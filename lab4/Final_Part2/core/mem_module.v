==> flow/design.v <==
module mem_module  (
    input clk,
    input [31:0] din,
    input [31:0] dmem_addr_i,
    input [3:0] dmem_ctl,
    input [31:0] zZ_din,
    output [31:0] Zz_addr,
    output [31:0] Zz_dout,
    output [3:0] Zz_wr_en,
    output [31:0] dout
    ) ;
    wire [3:0] BUS512;
    wire [1:0] BUS629;
    wire [31:0] BUS650;
    infile_dmem_ctl_reg dmem_ctl_post
                        (
                            .byte_addr_o(BUS629),
                            .clk(clk),
                            .ctl_i(dmem_ctl),
                            .ctl_o(BUS512),
                            .dmem_addr_i(BUS650)
                        );
    mem_addr_ctl i_mem_addr_ctl
                 (
                     .addr_i(BUS650),
                     .ctl(dmem_ctl),
                     .wr_en(Zz_wr_en)
                 );
    mem_din_ctl i_mem_din_ctl
                (
                    .ctl(dmem_ctl),
                    .din(din),
                    .dout(Zz_dout)
                );
    mem_dout_ctl i_mem_dout_ctl
                 (
                     .byte_addr(BUS629),
                     .ctl(BUS512),
                     .din(zZ_din),
                     .dout(dout)
                 );
    assign BUS650[31:0] = dmem_addr_i[31:0];
    assign Zz_addr[31:0] = BUS650[31:0];
endmodule
module infile_dmem_ctl_reg(
        input clk,
        input [3:0]ctl_i,
        input [31:0]dmem_addr_i,
        output reg [1:0]byte_addr_o,
        output reg [3:0]ctl_o
    );
    wire   [1:0]byte_addr_i;
    assign byte_addr_i = dmem_addr_i[1:0] ;
    always @(posedge clk)
    begin
        ctl_o<=(dmem_addr_i[31]==0)?ctl_i:0;
        byte_addr_o<=byte_addr_i;
    end
endmodule
module mem_addr_ctl(
        input [3:0]ctl,
        input [31:0]addr_i,
        output reg[3:0]wr_en
    );
    always@(*)
    case (ctl)
        1:
        begin
            case(addr_i[1:0])
                0:wr_en = 4'b1000;
                1:wr_en = 4'b0100;
                2:wr_en = 4'b0010;
                3:wr_en = 4'b0001;
                default :wr_en = 4'b000;
            endcase
        end
        7  :
        begin
            case(addr_i[1:0])
                'd0:wr_en=4'b1100;
                'd2:wr_en=4'b0011;
                default :wr_en = 4'b0000;
            endcase
        end
        5 :
        begin
            wr_en=4'b1111;
        end
        default wr_en=4'b0000;
    endcase
endmodule
module mem_dout_ctl(
        input [1:0]byte_addr,
        input [3:0]ctl,
        input [31:0] din,
        output reg [31:0] dout
    );
    always @(*)
    case (ctl)
        2 :
        case (byte_addr)
			'd0:dout={{24{din[31]}},din[31:24]};
            'd1:dout={{24{din[23]}},din[23:16]};
            'd2:dout={{24{din[15]}},din[15:8]};
            'd3:dout={{24{din[7]}},din[7:0] };
            default :
                dout=32'bX;
        endcase 
        4 :
        case (byte_addr)
            'd3:dout={24'b0,din[7:0]};
            'd2:dout={24'b0,din[15:8]};
            'd1:dout={24'b0,din[23:16]};
            'd0:dout={24'b0,din[31:24]};
            default :
                dout=32'bX;
        endcase
        10 :
        case (byte_addr)
            'd0:dout={16'b0,din[31:24],din[23:16]};
            'd2:dout={16'b0,din[15:8],din[7 :0]};
            default:dout=32'bX;
        endcase
        8 :
        case (byte_addr)
   			'd0 :dout={{16{din[31]}},din[31:24],din[23:16]};
            'd2 :dout={{16{din[15]}},din[15:8],din[7 :0]};
            default:dout=32'bX;
        endcase
        6  :
            dout=din;
        default :
            dout=0;
    endcase
endmodule
module mem_din_ctl(
        input [3:0]ctl,
        input [31:0]din,
        output reg [31:0]dout
    );
    always @(*)
    case (ctl)
        1   :
            dout={din[7:0],din[7:0],din[7:0],din[7:0]};
        7   :
            dout = {din[15:0],din[15:0]};
        5   :
            dout =din;
        default dout=32'bX;
    endcase
endmodule
Step by step through the tools: mem_module
The steps from the RTL of mem_module to its reports follow in flow order.
Lines are those of the file above, counted from 1.
Operators carry their Yosys type and port widths (W data, S select, Z words).
Cell names lack the library's common part.
Not given: -

design
  top module = mem_module
  clock port = clk
  library = sky130hd
  timing corner = tt_025C_1v80

Word-level counts
Source: Yosys, flattened and elaborated, memories not mapped. Widths are those after wreduce; folded enables and synchronous resets count as part of the registers. Registers that Yosys merges into a memory's read port (data or address) are not register bits. Print and check cells do not count. Equal cells are merged and count once.

word-level totals
  flip-flop bits (word level) = 6
  input port bits = 101
  output and inout port bits = 100
  elaborated cells = 27

cells by class
  eq/ne operators = 14
  multiplexer cells = 9
  reduce/logical cells = 2

operators by type and width
  operator              number
  $pmux W32 S4          2
  $pmux W32 S5          1
  $pmux W32 S2          2
  $pmux W32 S3          1
  $eq A4 B3 Y1 const B  4
  $pmux W4 S4           1
  $pmux W4 S3           1
  $eq A2 B2 Y1 const B  4
  $eq A4 B4 Y1 const B  2
  $pmux W4 S2           1
  $eq A2 B1 Y1 const B  2
  $logic_not A2 Y1      2
  $eq A4 B1 Y1 const B  1
  $eq A4 B2 Y1 const B  1

Depth
Depth = most cells in a row (Yosys ltp): at word level without a register or memory, in the mapped netlist without a sequential cell, where the memories' decode and read muxes count.

logic depth
  depth after elaboration = 3
  ABC_AREA = 0
  depth in mapped cells = 7
  mapped depth without buffers = 4

Synthesis result
The flow's flattened synthesis, as Yosys stat reports it; memories are mapped. The netlist is that of the ABC_AREA named above (0 if unset); the other value can give another one.
Totals and module areas in this step are rounded.

synthesis totals
  cell count = 177
  cell area after synthesis = 1580 µm²
  sequential part of the area = 120 µm²
  flip-flop cells = 6
  buffers = 53

cell types
  cell      number  total area (µm²)
  buf_4     40      300.288
  mux2_2    24      270.259
  mux4_2    8       180.173
  a221o_1   15      150.144
  a21o_1    16      120.115
  dfxtp_1   6       120.115
  o21ai_0   7       35.034
  a21boi_0  4       30.029
  buf_2     5       25.024
  nor4b_4   1       23.773
  a21boi_1  3       22.522
  buf_6     2       22.522
  o21a_1    3       22.522
  a21oi_1   4       20.019
  clkbuf_1  5       18.768
  inv_1     5       18.768
  nor2b_1   3       18.768
  a21o_4    1       15.014

Other cell types: 17; their cells: 25.
The figures by module come from a second, unflattened synthesis with its own total; it is not the netlist above.

second synthesis, totals
  cell total of the unflattened synthesis = 201
  area (unflattened synthesis) = 1800 µm²

Rows give one instance, submodules left out.

by module
  module               instances  cells  area (µm²)  sequential area (µm²)
  mem_dout_ctl         1          98     830         0.0
  mem_din_ctl          1          45     495         0.0
  mem_module           1          32     240         0.0
  infile_dmem_ctl_reg  1          10     145         120
  mem_addr_ctl         1          16     90.1        0.0

Timing after synthesis
Path of least setup slack by OpenSTA after synthesis, without wires, with an ideal clock, recovery checks aside; 20% of the period is set as input and as output delay. Where synthesis merged equal registers, the netlist keeps one of their names.

timing post-synthesis
  kind = in2out
  from = in zZ_din[7]
  to = out dout[16]
  period = 3290 ps
  external input delay = 658 ps
  output delay = 658 ps
  launch time at the first pin = 658 ps
  arrival time = 1897 ps
  data required time = 2632 ps
  path slack = 735 ps
  path delay = 1239 ps
  driving pins on the path = 6
  buffers on the path = 2
  synthesis period reached = 2555 ps

"path delay" is the arrival time less input delay plus setup time.
At an output port there is no setup time.
"driving pins on the path" counts driving pins, that of a launching flip-flop among them; a cell with two outputs on the path counts twice.
"synthesis period reached" = period - worst setup slack (recovery checks aside). The figure is calculated, with input and output delays left at 20% of the set period.
Between the ends stands the longest chain of elaborated cells between them, by number of cells; it is not shown to be the way that was timed. Of several equally long chains one is given.
A line is the first line of the expression or statement that the cell stems from. Yosys adds cells for indexed reads and writes and turns some case tables into memories.

between the ends, post-synthesis
  path through = mux4_2 -> o211a_1 -> buf_6 -> a21o_4 -> buf_6 -> a21o_1
  length of the longest elaborated chain = 2
  elaborated cells between the ends (all ways) = 2
  source lines of those cells = 2
  classes of those cells = 2 x mux

RTL lines, path post-synthesis
  what          RTL line  text
  from (decl)   6         input [31:0] zZ_din,
  $pmux W32 S4  101       case (byte_addr)
  $pmux W32 S5  99        case (ctl)
  to (decl)     10        output [31:0] dout

FLOW RESULTS
============

Design mem_module on sky130hd. What follows are 2 stored runs of the flow, each under its own settings; their order means nothing. The constraints put input and output delay at 20% of the set period each and load the outputs with 0.01 pF.
Settings: - = not set for that run.

setting or result       flow run A  flow run B
period_ns               1.58        2.14
CORE_UTILIZATION        50          68
CORE_ASPECT_RATIO       0.72        -
ABC_AREA                0           1
GPL_TIMING_DRIVEN       1           1
SLEW_MARGIN             40          40
CAP_MARGIN              20          25
CORE_MARGIN             2           8
SETUP_SLACK_MARGIN      -           0.54
PLACE_DENSITY_LB_ADDON  -           0.12
TNS_END_PERCENT         -           70
CTS_CLUSTER_DIAMETER    -           119

Flow run A: stopped before the end: placement reported DPL-0038
Flow run B: stopped before the end: placement reported FLW-0024
