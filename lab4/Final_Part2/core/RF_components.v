==> flow/design.v <==
module ext(
        input [31:0] ins_i ,
        output reg [31:0] res ,
        input [2:0]ctl
    );
    wire [25:0] instr25_0;
    assign instr25_0 = ins_i[25:0] ;
    wire[15:0] sign = {16{instr25_0[15]}};
    always @ (*)
    case (ctl)
        1    :res ={sign,instr25_0[15:0]}; 
        2  :res ={16'b0,instr25_0[15:0]}; 
        3       :res ={4'b0,instr25_0[25:0],2'b0}; 
        4       :res ={sign[13:0],instr25_0[15:0],2'B0}; 
        5      :res ={27'b0,instr25_0[10:6]} ; 
        6     :res ={instr25_0[15:0],16'B0}; 
        default: res=32'bx;
    endcase
endmodule
module compare (
        input [31:0] s,
        input [31:0] t,
        input [2:0]ctl,
        output reg res
    );
    always @ (*)
    case  (ctl)
        1:   res = (s==t);
        2:   res = (s!=t);
        6:  res = s[31];
        5:  res = ~s[31] && (|s[30:0]);
        3:  res = s[31] |(~|s);
        4:  res = ~s[31];
        default res=1'Bx;
    endcase
endmodule
module pc_gen(
        input [2:0]ctl,
        output reg   [31:0]pc_next,
        input [3:0] pc_prectl,
        input check,
        input [31:0]s,
        input [31:0]pc,
        input [31:0]zz_spc,
        input [31:0]imm,
        input [31:0]irq
    );
    wire [32:0] br_addr = pc + imm ;
    always @ (*)
        if(pc_prectl == 1 )
        begin
            case (ctl)
                6 	:	pc_next = zz_spc ;
                1		:	pc_next ={pc[31:28],imm[27:0]};
                2		: 	pc_next = s;
                4		: 	pc_next = (check)?({br_addr[31:0]}):(pc+4);
             default   
			  	pc_next = pc + 4 ;              	
            endcase
        end
        else
        begin
            case (pc_prectl)
                2 	: pc_next=pc;
                4 	: pc_next=irq;
             default	    
               	  pc_next =0;
            endcase
        end
endmodule
module reg_array(
        data,
        wraddress,
        rdaddress_a,
        rdaddress_b,
        wren,
        clock,
        qa,
        qb,
        rd_clk_cls,
    );
    input	[31:0]  data;
    input	[4:0]  wraddress;
    input	[4:0]  rdaddress_a;
    input	[4:0]  rdaddress_b;
    input rd_clk_cls;
    input	wren;
    reg	[31:0]  r_data;
    reg	[4:0]  r_wraddress;
    reg	[4:0]  r_rdaddress_a;
    reg	[4:0]  r_rdaddress_b;
    reg r_wren;
    input	clock;
    output	[31:0]  qa;
    output	[31:0]  qb;
    reg [31:0]reg_bank[0:31];
    integer i;
    initial
    begin
        for(i=0;i<32;i=i+1)
            reg_bank[i]=0;
    end
    always@(posedge clock)
    begin
        r_data <=data;
        r_wraddress<=wraddress;
        r_wren<=wren;
    end
	    always@(posedge clock)
        if (~rd_clk_cls)
        begin
            r_rdaddress_a <=rdaddress_a;
            r_rdaddress_b <=rdaddress_b;
        end
    always@(posedge clock)
        if (r_wren)
            reg_bank[r_wraddress] <= r_data ;
    assign qa=(r_rdaddress_a[4:0]==0)?0:
           ((r_wraddress==r_rdaddress_a)&&(1==r_wren))?r_data:
           reg_bank[r_rdaddress_a];
    assign qb=(r_rdaddress_b[4:0]==0)?0:
           ((r_wraddress==r_rdaddress_b)&&(1==r_wren))?r_data:
           reg_bank[r_rdaddress_b];
endmodule
== Tool chain data of reg_array ==
Tool output for the design above, in the order of the flow.
Lines are those of the file above, counted from 1.
Library cell names are shortened.
The mark - stands for no value.

* Design top: reg_array
* Clock port: clock
* Library: sky130hd
* Library corner: tt_025C_1v80

== After elaboration ==
Yosys after proc, flatten, opt, wreduce and memory -nomap, before mapping. Print and check cells are not counted. Equal cells are merged and count once.
Yosys's memory passes give these memory sizes; they may raise the number of words (mostly to a power of two), join words into wider ones and drop unused or constant bits.

* Eq/ne operators: 2
* Muxes and demuxes: 9
* Reduce/logical cells: 4

{| class="wikitable"
|+ Operator list
! cell !! number
|-
| 2-to-1 mux 32 bit || 5
|-
| 2-to-1 mux 5 bit || 3
|-
| equality test 5 bit || 2
|-
| logical NOT 5 bit || 2
|-
| logical AND 1 bit || 2
|-
| 2-to-1 mux 1 bit || 1
|}

* Flip-flop bits (word level): 48
* Bits in writable memories: 1,024
* Word width x clocked read ports: 64
* Memories kept: 1
* Input bits: 50
* Output and inout port bits: 64
* Cells after elaboration: 21

{| class="wikitable"
|+ Memories
! memory !! words !! width !! read ports !! write ports !! line !! text
|-
| reg_bank || 32 || 32 || 2 || 1 || 96 || <nowiki>reg [31:0]reg_bank[0:31];</nowiki>
|}

== Depth ==
Depth = most cells in a row (Yosys ltp): at word level without a register or memory, in the mapped netlist without a sequential cell, where the memories' decode and read muxes count.

* Depth in word-level cells: 4
* ABC_AREA: 1
* Gate-level depth with buffers: 12
* Mapped depth without buffers: 8

== Netlist ==
The flow's flattened synthesis, as Yosys stat reports it; memories are mapped. The netlist is that of the ABC_AREA named above (0 if unset); the other value can give another one.

* Mapped cells: 6,757
* Mapped area: 56,584.3 um^2
* Area of sequential cells: 32,010.7 um^2
* Flip-flop cells: 1,082
* Buffer cells: 455

{| class="wikitable"
|+ Cells by type
! cell type !! number
|-
| edfxtp_1 || 1,034
|-
| nand3_1 || 1,849
|-
| nand2_1 || 2,066
|-
| inv_1 || 1,000
|-
| buf_2 || 220
|-
| dfxtp_1 || 48
|-
| clkbuf_1 || 153
|-
| o211ai_1 || 64
|-
| o21ai_0 || 72
|-
| a21oi_1 || 67
|-
| buf_6 || 28
|-
| nor2_1 || 81
|-
| buf_1 || 46
|-
| buf_4 || 6
|-
| inv_2 || 9
|-
| o22ai_1 || 5
|-
| or2_2 || 3
|-
| clkbuf_2 || 2
|}

Other cell types: 4; their cells: 4.

== Path before layout ==
Path of least setup slack by OpenSTA after synthesis, without wires, with an ideal clock, recovery checks aside; 20% of the period is set as input and as output delay. Where synthesis merged equal registers, the netlist keeps one of their names.

* Path type: register -> register
* Start: register r_wraddress[0]
* End: memory reg_bank[14][0]
* Period: 3.08 ns
* Launch time at the first pin: 0.000 ns
* Arrival time: 2.030 ns
* Setup slack: 0.629 ns
* Delay of the path: 2.451 ns
* Driving pins on the path: 4
* Path buffers: 0
* Synthesis period reached: 2.451 ns

"delay of the path" = arrival - input delay + setup time.
"driving pins on the path" counts driving pins, that of a launching flip-flop among them; a cell with two outputs on the path counts twice.
"synthesis period reached" = period - worst setup slack (recovery checks aside). The figure is calculated, with input and output delays left at 20% of the set period.
The rows between start and end are the longest chain of elaborated cells between them; the timing report does not say that the signal goes this way. Where chains are equally long, one stands for them.
Each line given opens the expression or statement behind the cell; cells for indexed reads and writes are added by Yosys, which also makes memories of some case tables.

* Path through: dfxtp_1 -> inv_1 -> nand3_1 -> nor2_1
* Cells in the longest elaborated chain: 1
* Elaborated cells on any way between the ends: 1
* RTL lines with such cells: 1

{| class="wikitable"
|+ RTL lines, path after synthesis
! what !! line !! text
|-
| start: declaration || 89 || <nowiki>reg [4:0] r_wraddress;</nowiki>
|-
| start: assignment || 106 || <nowiki>r_wraddress<=wraddress;</nowiki>
|-
| 2-to-1 mux 5 bit || 116 || <nowiki>if (r_wren)</nowiki>
|-
| end: declaration || 96 || <nowiki>reg [31:0]reg_bank[0:31];</nowiki>
|}

== Path in the finished layout ==
From the final timing report of entry B: the path of least setup slack in the routed layout; clock arrival at registers is part of the times.

* Path type: register -> output
* Start: register (no name shown)
* End: output port qb[23]
* Period: 3.78 ns
* External output delay: 0.76 ns
* Launch time at the first pin: 0.73 ns
* Arrival time: 3.46 ns
* Setup slack: -0.43 ns
* Driving pins on the path: 11
* Path buffers: 4

* Path through: dfxtp_4 -> inv_1 -> buf_4 -> clkbuf_8 -> buf_16 -> nand3_1 -> nand3_1 -> nand3_1 -> nand2_1 -> a21oi_2 -> clkdlybuf4s50_1

{| class="wikitable"
|+ RTL lines, path post-layout
! what !! line !! text
|-
| end: declaration || 95 || <nowiki>output [31:0] qb;</nowiki>
|}

Chain of elaborated cells between the ends: none given.

Add stored flow runs of reg_array

Measured results for reg_array: 2 stored runs of the Yosys and OpenROAD flow on sky130hd. The settings differ; the order carries no meaning. The constraints put input and output delay at 20% of the set period each and load the outputs with 0.01 pF.
"achieved clock period" = clock period - worst setup slack. The figure is calculated, with input and output delays left at 20% of the set period.
"worst setup path time" means the part of the period allowed to the worst setup path (the constraints hold back 20% at inputs and 20% at outputs) less its slack; where the path has registers, the arrival times of their clocks count too.
"power": no workload was simulated; the value follows from the tool's default switching activity.

Entry A
==> flow/run.sh <==
#!/bin/bash
# the make line also repeats the synthesis and layout settings of config.mk as NAME=value (left out here)
make -C /OpenROAD-flow-scripts/flow DESIGN_CONFIG=/design/flow/config.mk WORK_HOME=/design/flow/orfs CLKGATE_MAP_FILE= finish
==> flow/config.mk <==
export PLATFORM = sky130hd
export DESIGN_NAME = reg_array
export DESIGN_NICKNAME = reg_array
export VERILOG_FILES = /design/flow/design.v
export SDC_FILE = /design/flow/constraint.sdc
export NUM_CORES = 4
export LEC_CHECK = 0
export ABC_AREA = 1
export CAP_MARGIN = 20
export CELL_PAD_IN_SITES_GLOBAL_PLACEMENT = 2
export CORE_MARGIN = 2
export CORE_UTILIZATION = 72
export CTS_CLUSTER_DIAMETER = 36
export GPL_TIMING_DRIVEN = 0
export MAX_ROUTING_LAYER = met5
export MIN_ROUTING_LAYER = met2
export PLACE_DENSITY_LB_ADDON = 0.28
export SLEW_MARGIN = 20
export TNS_END_PERCENT = 40
==> flow/constraint.sdc <==
create_clock -name core_clock -period 2.16 [get_ports {clock}]
set_input_delay 0.4320 -clock core_clock [delete_from_list [all_inputs] [get_ports {clock}]]
set_output_delay 0.4320 -clock core_clock [all_outputs]
set_load 0.01 [all_outputs]

==> results of entry A <==
did not finish, placement stopped with FLW-0024

Entry B
==> flow/run.sh <==
#!/bin/bash
# the make line also repeats the synthesis and layout settings of config.mk as NAME=value (left out here)
make -C /OpenROAD-flow-scripts/flow DESIGN_CONFIG=/design/flow/config.mk WORK_HOME=/design/flow/orfs CLKGATE_MAP_FILE= finish
==> flow/config.mk <==
export PLATFORM = sky130hd
export DESIGN_NAME = reg_array
export DESIGN_NICKNAME = reg_array
export VERILOG_FILES = /design/flow/design.v
export SDC_FILE = /design/flow/constraint.sdc
export NUM_CORES = 4
export LEC_CHECK = 0
export ABC_AREA = 1
export CAP_MARGIN = 30
export CELL_PAD_IN_SITES_DETAIL_PLACEMENT = 0
export CORE_ASPECT_RATIO = 0.57
export CORE_MARGIN = 2
export CORE_UTILIZATION = 31
export CTS_CLUSTER_DIAMETER = 59
export CTS_CLUSTER_SIZE = 18
export GPL_TIMING_DRIVEN = 0
export PLACE_DENSITY_LB_ADDON = 0.18
export SETUP_SLACK_MARGIN = -0.13
export SLEW_MARGIN = 30
export TNS_END_PERCENT = 90
==> flow/constraint.sdc <==
create_clock -name core_clock -period 3.78 [get_ports {clock}]
set_input_delay 0.7560 -clock core_clock [delete_from_list [all_inputs] [get_ports {clock}]]
set_output_delay 0.7560 -clock core_clock [all_outputs]
set_load 0.01 [all_outputs]

==> results of entry B <==
chip area after synthesis (Yosys): 56,584.3 um^2
die area: 186,099.0 um^2
standard-cell area of the final layout: 70,961.8 um^2
utilization: 0.391
worst setup slack after layout: -0.433 ns
total negative slack: -8.539 ns
worst hold slack: 0.448 ns
power: 31,653 µW
achieved clock period: 4.213 ns
worst setup path time: 3.46 ns
worst setup path kind: register -> output
