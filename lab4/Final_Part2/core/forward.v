==> flow/design.v <==
module fw_latch5(input clk,input[4:0]d,output reg  [4:0]q);
    always @ (posedge clk) q<=d;
endmodule
module fw_latch1(input clk,input d,output reg q);
    always @ (posedge clk) q<=d;
endmodule
module forward_node (
        input [4:0]rn,
        input [4:0]alu_wr_rn,
        input alu_we,
        input [4:0]mem_wr_rn,
        input mem_we,
        output  wire[2:0]mux_fw
    );
    assign mux_fw = ((alu_we)&&(alu_wr_rn==rn)&&(alu_wr_rn!=0))?3'b001:
           ((mem_we)&&(mem_wr_rn==rn)&&(mem_wr_rn!=0))?3'b010:
           3'b100;
endmodule
module fwd_mux(
        input [31:0]din,
        output reg [31:0]dout,
        input [31:0]fw_alu	,
        input [2:0]fw_ctl,
        input [31:0]fw_dmem
    );
    always@(*)
    case (fw_ctl)
        3'b001 :dout=fw_alu;
        3'b010 :dout=fw_dmem;
         default
         dout=din;
    endcase
endmodule
module forward  (    input alu_we,
    input clk,
    input mem_We,
    input [4:0] fw_alu_rn,
    input [4:0] fw_mem_rn,
    input [4:0] rns_i,
    input [4:0] rnt_i,
    output [2:0] alu_rs_fw,
    output [2:0] alu_rt_fw,
    output [2:0] cmp_rs_fw,
    output [2:0] cmp_rt_fw,
    output [2:0] dmem_fw
) ;
    wire [2:0] BUS1345;
    wire [4:0] BUS82;
    wire [4:0] BUS937;
    forward_node fw_alu_rs
                 (
                     .alu_we(alu_we),
                     .alu_wr_rn(fw_alu_rn),
                     .mem_we(mem_We),
                     .mem_wr_rn(fw_mem_rn),
                     .mux_fw(alu_rs_fw),
                     .rn(BUS82)
                 );
    forward_node fw_alu_rt
                 (
                     .alu_we(alu_we),
                     .alu_wr_rn(fw_alu_rn),
                     .mem_we(mem_We),
                     .mem_wr_rn(fw_mem_rn),
                     .mux_fw(BUS1345),
                     .rn(BUS937)
                 );
    forward_node fw_cmp_rs
                 (
                     .alu_we(alu_we),
                     .alu_wr_rn(fw_alu_rn),
                     .mem_we(mem_We),
                     .mem_wr_rn(fw_mem_rn),
                     .mux_fw(cmp_rs_fw),
                     .rn(rns_i)
                 );
    forward_node fw_cmp_rt
                 (
                     .alu_we(alu_we),
                     .alu_wr_rn(fw_alu_rn),
                     .mem_we(mem_We),
                     .mem_wr_rn(fw_mem_rn),
                     .mux_fw(cmp_rt_fw),
                     .rn(rnt_i)
                 );
    fw_latch5 fw_reg_rns
              (
                  .clk(clk),
                  .d(rns_i),
                  .q(BUS82)
              );
    fw_latch5 fw_reg_rnt
              (
                  .clk(clk),
                  .d(rnt_i),
                  .q(BUS937)
              );
    assign alu_rt_fw[2:0] = BUS1345[2:0];
    assign dmem_fw[2:0] = BUS1345[2:0];
endmodule
* Tool chain data of forward
The steps from the RTL of forward to its reports follow in flow order.
Line numbers count from 1 in the design file above.
Operators carry their Yosys type and port widths (W data, S select, Z words).
Cell names lack the library's common part.
A cell with n/a has no value.
- Top :: forward
- Clock port :: clk
- Standard-cell library :: sky130hd
- Library corner :: tt_025C_1v80

* Word-level counts
Source: Yosys, flattened and elaborated, memories not mapped. Widths are those after wreduce; folded enables and synchronous resets count as part of the registers. Registers that Yosys merges into a memory's read port (data or address) are not register bits. Print and check cells do not count. Equal cells are merged and count once.
- Register bits after elaboration :: 10
- Output and inout bits :: 15
- Word-level cells :: 36
- Input bits :: 23
- Eq/ne operators :: 8
- Mux-type cells :: 8
- Reduce/logical cells :: 18
** Operators by type and width (number)
- $eq A5 B5 Y1 :: 8
- $mux W3 :: 8
- $logic_and A1 B1 Y1 :: 16
- $reduce_bool A5 Y1 :: 2

* Logic depth
Depth = most cells in a row (Yosys ltp): at word level without a register or memory, in the mapped netlist without a sequential cell, where the memories' decode and read muxes count.
- Word-level depth :: 5
- ABC_AREA :: 1
- Mapped depth :: 9
- Mapped depth without buffers :: 8

* After synthesis
Source: synth_stat.txt of the flow (Yosys; design flattened, memories mapped). It holds for the ABC_AREA given above (unset counts as 0); a run with the other value may have another netlist.
- Buffer cells :: 6
- Flip-flop cells :: 10
- Sequential area :: 200.2 µm²
- Cells in the netlist :: 289
- Synthesis area :: 1313.8 µm²
** Cell types
- nand2_1 :: number 170, area in all 638.112 µm²
- dfxtp_1 :: number 10, area in all 200.192 µm²
- nor2_1 :: number 50, area in all 187.68 µm²
- inv_1 :: number 32, area in all 120.115 µm²
- nor2_4 :: number 3, area in all 33.782 µm²
- buf_4 :: number 4, area in all 30.029 µm²
- inv_2 :: number 7, area in all 26.275 µm²
- nand3_1 :: number 4, area in all 20.019 µm²
- nor2_2 :: number 3, area in all 18.768 µm²
- inv_4 :: number 2, area in all 12.512 µm²
- buf_2 :: number 2, area in all 10.01 µm²
- nand3_2 :: number 1, area in all 10.01 µm²
- nand4_1 :: number 1, area in all 6.256 µm²

* Path before layout
Source: OpenSTA report_checks on the synthesized netlist (no wires, ideal clock, input and output delay 20% of the period each), path of least setup slack; recovery checks are left aside. Register names are those of the netlist, which keeps one name where synthesis merged equal registers.
- Kind :: input-to-output
- Start point :: in fw_alu_rn[1]
- End point :: out dmem_fw[1]
- Stages on the path :: 7
- Required time :: 2.040 ns
- Path buffers :: 2
- Slack :: 0.634 ns
- Delay of the path :: 0.896 ns
- External input delay :: 0.510 ns
- Output delay :: 0.510 ns
- Clock period :: 2.55 ns
- Time at the first pin :: 0.510 ns
- Arrival time :: 1.406 ns
- Synthesis period reached :: 1.916 ns
"delay of the path" is the arrival time less input delay plus setup time.
A path that ends at an output port has no setup time.
"stages on the path": output pins that drive a net of the path, with the launching flip-flop's if there is one; two outputs of one cell count as two.
"synthesis period reached" is the clock period less the worst setup slack; recovery checks do not enter. This is arithmetic on one report: input and output delays are still those of the set period (20% each).
Between the ends stands the longest chain of elaborated cells between them, by number of cells; it is not shown to be the way that was timed. Of several equally long chains one is given.
Each line given opens the expression or statement behind the cell; cells for indexed reads and writes are added by Yosys, which also makes memories of some case tables.
- Cells stage by stage :: buf_2 -> nor2_1 -> nand3_2 -> nand2_1 -> nor2_4 -> nor2_1 -> buf_4
- Cells in the longest elaborated chain :: 4
- Elaborated cells between the ends (all ways) :: 5
- RTL lines with such cells :: 1
- Those cells by class :: eq/ne: 1; mux: 1; reduce/logical: 3
** RTL lines, path after synthesis
- from (decl) :: RTL line 37 : input [4:0] fw_alu_rn,
- $eq A5 B5 Y1 :: RTL line 15 : assign mux_fw = ((alu_we)&&(alu_wr_rn==rn)&&(alu_wr_rn!=0))?3'b001:
- $logic_and A1 B1 Y1 (2 in a row) :: RTL line 15
- $mux W3 :: RTL line 15
- to (decl) :: RTL line 45 : output [2:0] dmem_fw
Nets of the timed path that keep an RTL name, with a line that drives or declares them; the list need not be complete.
** Nets with RTL names, path after synthesis (RTL line)
- alu_rt_fw[0] :: 15
- alu_rt_fw[1] :: 15

FLOW RESULTS
============

module forward, platform sky130hd, 2 stored runs of the flow under differing settings, order arbitrary. Input and output delays are each 20% of the period that was set; the output load is 0.01 pF.

** Flow run 1
- Settings :: period_ns=1.99; CORE_UTILIZATION=69; SETUP_SLACK_MARGIN=0.16; PLACE_DENSITY=0.84; CORE_MARGIN=6; ABC_AREA=1; GPL_ROUTABILITY_DRIVEN=0; CTS_CLUSTER_SIZE=12; MAX_ROUTING_LAYER=met4; CAP_MARGIN=20; SLEW_MARGIN=20
- Outcome :: unfinished; error GPL-0301 in placement

** Flow run 2
- Settings :: period_ns=4.22; CORE_UTILIZATION=59; PLACE_DENSITY_LB_ADDON=0.09; CORE_MARGIN=6; CELL_PAD_IN_SITES_GLOBAL_PLACEMENT=2; ABC_AREA=1; CTS_CLUSTER_SIZE=49; CTS_CLUSTER_DIAMETER=373; CAP_MARGIN=35; SLEW_MARGIN=20
- Outcome :: unfinished; error FLW-0024 in placement
